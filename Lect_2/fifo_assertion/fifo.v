==> flow/design.v <==
module FIFO
   (
    input clk,
    input rst_n,
    input wr_en_i,
    input[7:0] data_i,
    output full_o,
    input rd_en_i,
    output reg [7:0] data_o,
    output empty_o
    );
  parameter DEPTH = 8;
  reg [7:0] mem [0 : DEPTH - 1];
  reg [2:0] wr_ptr;
  reg [2:0] rd_ptr;
  reg [3:0] count;
  assign full_o = (count == DEPTH) ? 1 : 0;
  assign empty_o = (count == 0) ? 1 : 0;
  always @(posedge clk or negedge rst_n) begin
       if(!rst_n)
       begin
          wr_ptr <= 3'd0;
          end
       else 
          begin
        if (wr_en_i == 1) 
        begin
           mem[wr_ptr] <= data_i;
           wr_ptr <= wr_ptr + 1;
           end
         end
       end
     always @(posedge clk or negedge rst_n) begin
       if(!rst_n)
       begin
          rd_ptr <= 3'd0;
          end
       else 
          begin
        if (rd_en_i == 1) 
        begin
           data_o = mem [rd_ptr];
           rd_ptr <= rd_ptr + 1;
           end
         end
       end
   always @(posedge clk or negedge rst_n) begin
     if (!rst_n)
       begin
     count <= 4'd0;
        end
     else
       begin
     case ({wr_en_i, rd_en_i})
         2'b10: count <= count + 1;
         2'b01: count <= count - 1;
         2'b11: count <= count;
         2'b00: count <= count;
         default: count <= count;
     endcase
       end
    end
endmodule
======== Step by step through the tools: FIFO ========
Tool output for the design above, in the order of the flow.
Line numbers count from 1 in the design file above.
Operators carry their Yosys type and port widths (W data, S select, Z words).
Library cell names are shortened.
The mark - stands for no value.
inputs
  top module .............................. FIFO
  clock input ............................. clk
  cell library ............................ sky130hd
  timing corner ........................... tt_025C_1v80

======== Elaborated design ========
Yosys after proc, flatten, opt, wreduce and memory -nomap, before mapping. Print and check cells are not counted. Equal cells are merged and count once.
storage and ports
  register bits after elaboration ......... 82
  output and inout bits ................... 10
  input bits .............................. 12
  cells after elaboration ................. 52
operators by class
  eq/ne operators ......................... 18
  add/sub/neg operators ................... 4
  mux-type cells .......................... 4
  reduce/logical cells .................... 14
operators by type and width
  operator               number
  $pmux W8 S8            1
  $eq A3 B3 Y1 const B   8
  $reduce_and A3 Y1      8
  $eq A3 B2 Y1 const B   4
  $pmux W4 S2            1
  $add A3 B1 Y3 const B  2
  $eq A3 B1 Y1 const B   2
  $logic_not A3 Y1       2
  $eq A2 B2 Y1 const B   2
  $add A4 B1 Y4 const B  1
  $sub A4 B1 Y4 const B  1
  $eq A4 B4 Y1 const B   1
  $logic_not A4 Y1       1
  $eq A2 B1 Y1 const B   1
  $logic_not A2 Y1       1
  $reduce_and A2 Y1      1
  $reduce_or A2 Y1       1
  $mux W1                2

======== Depth ========
Depth = most cells in a row (Yosys ltp): at word level without a register or memory, in the mapped netlist without a sequential cell, where the memories' decode and read muxes count.
depth
  word-level depth ........................ 2
  ABC_AREA ................................ 0
  depth in mapped cells ................... 9
  gate-level depth less buffers ........... 8

======== Netlist ========
The flow's flattened synthesis, as Yosys stat reports it; memories are mapped. The netlist is that of the ABC_AREA named above (0 if unset); the other value can give another one.
Totals and module areas in this step are rounded.
mapped netlist
  chip area (Yosys) ....................... 3,360 um^2
  mapped flip-flops ....................... 82
  buffer cells ............................ 8
  cell count .............................. 209
  area of sequential cells ................ 2,410 um^2
cell types
  cell type  number  total area (um^2)
  edfxtp_1   72      2.16E+03
  dfrtp_1    10      250.24
  ha_1       15      187.68
  a222oi_1   7       70.067
  mux2_2     6       67.565
  nand2_1    15      56.304
  nor2_1     15      56.304
  xor2_1     6       52.55
  a221oi_1   5       43.792
  a22o_1     4       35.034
  a41oi_1    4       35.034
  a31oi_1    5       31.28
  mux2_4     2       30.029
  inv_1      7       26.275
  buf_6      2       22.522
  nor4_4     1       21.27
  buf_2      4       20.019
  mux2i_1    2       20.019
Other cell types: 18; their cells: 27.

======== Path before layout ========
Source: OpenSTA report_checks on the synthesized netlist (no wires, ideal clock, input and output delay 20% of the period each), path of least setup slack; recovery checks are left aside. Register names are those of the netlist, which keeps one name where synthesis merged equal registers.
path post-synthesis
  kind .................................... input port to flip-flop
  start ................................... input port wr_en_i
  end ..................................... register count[2]
  period .................................. 2.46 ns
  time at the first pin ................... 0.492 ns
  path buffers ............................ 1
  path delay .............................. 1.539 ns
  driving pins on the path ................ 9
  input delay ............................. 0.492 ns
  required time ........................... 2.334 ns
  setup time .............................. 0.126 ns
  arrival time ............................ 1.905 ns
  slack ................................... 0.429 ns
  synthesis period reached ................ 2.031 ns
"path delay" is the arrival time less input delay plus setup time.
"driving pins on the path" counts driving pins, that of a launching flip-flop among them; a cell with two outputs on the path counts twice.
"synthesis period reached" = period - worst setup slack (recovery checks aside). The figure is calculated, with input and output delays left at 20% of the set period.
The rows between start and end are the longest chain of elaborated cells between them; the timing report does not say that the signal goes this way. Where chains are equally long, one stands for them.
Each line given opens the expression or statement behind the cell; cells for indexed reads and writes are added by Yosys, which also makes memories of some case tables.
A register here has more assigning lines than the two given.
on the way, post-synthesis
  cells stage by stage .................... clkbuf_1 -> inv_1 -> ha_1 -> xor2_1 -> ha_1 -> a21oi_1 -> xor2_1 -> nor2_1 -> xor2_1
  length of the longest elaborated chain .. 2
  elaborated cells on any way between the ends .. 6
  source lines of those cells ............. 1
  those cells by class .................... 3 x eq/ne; 1 x mux; 2 x reduce/logical
ends and longest elaborated chain, post-synthesis
  item          line  RTL
  from (decl)   5     input wr_en_i,
  $eq A2 B1 Y1  54    case ({wr_en_i, rd_en_i})
  $pmux W4 S2   54
  to (assign)   55    2'b10: count <= count + 1;
  to (assign)   56    2'b01: count <= count - 1;
  to (decl)     16    reg [3:0] count;

======== Timing after layout ========
From the final timing report of run 1: the path of least setup slack in the routed layout; clock arrival at registers is part of the times.
path post-layout
  kind .................................... flip-flop to flip-flop
  start ................................... register rd_ptr[0]
  end ..................................... register data_o[0]
  required time ........................... 1.38 ns
  setup time .............................. 0.25 ns
  driving pins on the path ................ 7
  period .................................. 1.29 ns
  path buffers ............................ 1
  slack ................................... -0.73 ns
  time at the first pin ................... 0.34 ns
  arrival time ............................ 2.11 ns
The rows between start and end are the longest chain of elaborated cells between them; the timing report does not say that the signal goes this way. Where chains are equally long, one stands for them.
on the way, post-layout
  cells stage by stage .................... dfrtp_2 -> ha_4 -> ha_4 -> buf_6 -> nor4_4 -> nand2b_4 -> mux2_4
  length of the longest elaborated chain .. 2
  elaborated cells on any way between the ends .. 9
  source lines of those cells ............. 1
  those cells by class .................... 7 x eq/ne; 1 x mux; 1 x reduce/logical
ends and longest elaborated chain, post-layout
  item           line  RTL
  from (decl)    15    reg [2:0] rd_ptr;
  from (assign)  36    rd_ptr <= 3'd0;
  from (assign)  43    rd_ptr <= rd_ptr + 1;
  $eq A3 B3 Y1   42    data_o = mem [rd_ptr];
  $pmux W8 S8    42
  to (assign)    42
  to (decl)      9     output reg [7:0] data_o,

Memo
Re: implementation data of FIFO

Settings and measured results of 2 stored flow runs for module FIFO (sky130hd), not sorted in any way. The constraints put input and output delay at 20% of the set period each and load the outputs with 0.01 pF.
"achieved period": clock period set for the run, less the worst setup slack. It is reckoned from that one timing run; input and output delays stay at 20% of the period that was set.
"worst path time": the worst setup path's part of the clock period (all of it between registers, 20% less for each end at a port) less its slack. A launch clock that arrives late makes it longer, a capture clock that arrives late makes it shorter.
"total power after layout" is the tool's figure for a default switching activity; nothing was simulated.
Values from the reports are rounded here.

---- run 1 ----
settings
  period_ns = 1.29
  CORE_UTILIZATION = 21
  SETUP_SLACK_MARGIN = 0.24
  PLACE_DENSITY = 0.73
  CELL_PAD_IN_SITES_GLOBAL_PLACEMENT = 2
  TNS_END_PERCENT = 5
  GPL_TIMING_DRIVEN = 0
  CTS_CLUSTER_DIAMETER = 330
  CAP_MARGIN = 40
  MIN_ROUTING_LAYER = met2
  CORE_MARGIN = 2
  SLEW_MARGIN = 20
results
  final utilization ....................... 0.293
  worst path time ......................... 2.02 ns
  critical path kind ...................... flip-flop to flip-flop
  total negative setup slack .............. -10.3 ns
  achieved period ......................... 2.023 ns
  chip area in the Yosys report ........... 3,360 um^2
  total power after layout ................ 10.5 mW
  full die area ........................... 17,000 um^2
  worst setup slack after layout .......... -0.733 ns
  area of the standard cells in the finished layout .. 4,630 um^2

---- run 2 ----
settings
  period_ns = 1.17
  CAP_MARGIN = 20
  CORE_MARGIN = 2
  CORE_UTILIZATION = 40
  SLEW_MARGIN = 20
results
  final utilization ....................... 0.572
  worst path time ......................... 1.83 ns
  critical path kind ...................... flip-flop to flip-flop
  total negative setup slack .............. -14.9 ns
  achieved period ......................... 1.829 ns
  chip area in the Yosys report ........... 3,360 um^2
  total power after layout ................ 11.1 mW
  full die area ........................... 9,150 um^2
  worst setup slack after layout .......... -0.659 ns
  area of the standard cells in the finished layout .. 4,680 um^2
